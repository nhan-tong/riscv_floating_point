==> flow/design.v <==
module pc_unit (
    input  logic         clk_i,
    input  logic         rst_ni,
    input  logic         br_sel_i,
    input  logic [31:0]  alu_data_i,
    input  logic [31:0]  pc_four_i,
    output logic [31:0]  pc_o
);
  logic [31:0] nxt_pc;
  always_comb begin
    if (br_sel_i) nxt_pc = alu_data_i;
    else nxt_pc = pc_four_i;
  end
  always_ff @(posedge clk_i or negedge rst_ni) begin
    if (!rst_ni) pc_o <= 0;
    else pc_o <= nxt_pc;
  end
endmodule
* From RTL to reports: pc_unit
Tool output for the design above, in the order of the flow.
Line numbers count from 1 in the design file above.
Operators carry their Yosys type and port widths (W data, S select, Z words).
Cell names lack the library's common part.
Not given: --
- Design top :: pc_unit
- Clock port :: clk_i
- Library :: sky130hd
- Library corner :: tt_025C_1v80

* Elaborated design
Counts by Yosys on the flattened word-level netlist (proc, flatten, opt, wreduce; memories kept). Register bits leave out memories and registers merged into their read ports (data or address); mux counts leave out enables and synchronous resets folded into registers. Print and check cells are left out. Cells with the same type and inputs are merged into one.
- Flip-flop bits (word level) :: 32
- Multiplexer cells :: 1
** Operators by type and width (number)
- $mux W32 :: 1

* Longest topological paths
Depth = most cells in a row (Yosys ltp): at word level without a register or memory, in the mapped netlist without a sequential cell, where the memories' decode and read muxes count.
- Depth after elaboration :: 1
- ABC_AREA :: 0
- Gate-level depth with buffers :: 3
- Gate-level depth less buffers :: 1

* After synthesis
Source: synth_stat.txt of the flow (Yosys; design flattened, memories mapped). It holds for the ABC_AREA given above (unset counts as 0); a run with the other value may have another netlist.
** Cells by type
- dfrtp_1 :: number 32, total area 800.768 um^2
- mux2_4 :: number 30, total area 450.432 um^2
- buf_12 :: number 3, total area 60.058 um^2
- mux2_2 :: number 2, total area 22.522 um^2
- buf_6 :: number 1, total area 11.261 um^2
- Flip-flop cells :: 32
- Mapped area :: 1345.0 um^2
- Mapped cells :: 68
- Sequential part of the area :: 800.8 um^2

* Timing after synthesis
Path of least setup slack by OpenSTA after synthesis, without wires, with an ideal clock, recovery checks aside; 20% of the period is set as input and as output delay. Where synthesis merged equal registers, the netlist keeps one of their names.
- Path kind :: in2reg
- Start point :: in br_sel_i
- End point :: reg pc_o[0]
- Path buffers :: 2
- Period :: 1610 ps
- Arrival time :: 864 ps
- Driving pins on the path :: 3
- Library setup time :: 125 ps
- Slack :: 621 ps
- Path delay :: 667 ps
- Time at the first pin :: 322 ps
- Synthesis period reached :: 989 ps
"path delay" is the arrival time less input delay plus setup time.
"driving pins on the path": output pins that drive a net of the path, with the launching flip-flop's if there is one; two outputs of one cell count as two.
"synthesis period reached" is the clock period less the worst setup slack; recovery checks do not enter. This is arithmetic on one report: input and output delays are still those of the set period (20% each).
The rows between start and end are the longest chain of elaborated cells between them; the timing report does not say that the signal goes this way. Where chains are equally long, one stands for them.
Each line given opens the expression or statement behind the cell; cells for indexed reads and writes are added by Yosys, which also makes memories of some case tables.
- Cells stage by stage :: buf_6 buf_12 mux2_4
- Length of the longest elaborated chain :: 1
- Elaborated cells between the ends (all ways) :: 1
- Source lines of those cells :: 1
** RTL lines, path post-synthesis
- start, declared :: line 4 : input  logic         br_sel_i,
- $mux W32 :: line 11 : if (br_sel_i) nxt_pc = alu_data_i;
- end, assigned :: line 15 : if (!rst_ni) pc_o <= 0;
- end, assigned :: line 16 : else pc_o <= nxt_pc;
- end, declared :: line 7 : output logic [31:0]  pc_o

* Path in the finished layout
Path of least setup slack in the final report of run 1 (OpenROAD, finished layout, wires in). Where an end is a register, its clock arrival counts in the times.
The report prints the path's times to 10 ps; the period is as set.
- Path kind :: reg2out
- Start point :: reg pc_o[12]
- End point :: out pc_o[12]
- Time at the first pin :: 280 ps
- Driving pins on the path :: 2
- Slack :: 30 ps
- External output delay :: 200 ps
- Path buffers :: 1
- Period :: 1010 ps
- Arrival time :: 780 ps
- Cells stage by stage :: dfrtp_1 buf_2
- Length of the longest elaborated chain :: 0
- Elaborated cells between the ends (all ways) :: 0
- Source lines of those cells :: 0
** RTL lines, path after layout
- start, declared :: line 7 : output logic [31:0]  pc_o
- start, assigned :: line 15 : if (!rst_ni) pc_o <= 0;
- start, assigned :: line 16 : else pc_o <= nxt_pc;
- end, declared :: line 7

Appendix: measured runs

Module pc_unit, platform sky130hd: 2 stored runs of the flow (Yosys, OpenROAD) with differing settings, in no particular order. Input and output delays are each 20% of the period that was set; the output load is 0.01 pF.
"overall power" is the tool's figure for a default switching activity; nothing was simulated.

** Run 1
- Settings :: period_ns=1.01; CORE_UTILIZATION=23; CAP_MARGIN=20; CORE_MARGIN=2; SLEW_MARGIN=20
- Standard-cell area after layout :: 2392.3 um^2
- Post-route utilization :: 0.429
- Smallest setup slack :: 26 ps
- Die size :: 6475.4 um^2
- Total negative slack :: 0 ps
- Overall power :: 3279 µW
- Post-synthesis cell area :: 1345.0 um^2

** Run 2
- Settings :: period_ns=0.848; CORE_UTILIZATION=63; SETUP_SLACK_MARGIN=0.12; PLACE_DENSITY_LB_ADDON=0.02; CORE_MARGIN=2; CTS_CLUSTER_SIZE=48; MIN_ROUTING_LAYER=met2; MAX_ROUTING_LAYER=met4; CAP_MARGIN=20; SLEW_MARGIN=20
- Outcome :: incomplete, placement halted on FLW-0024
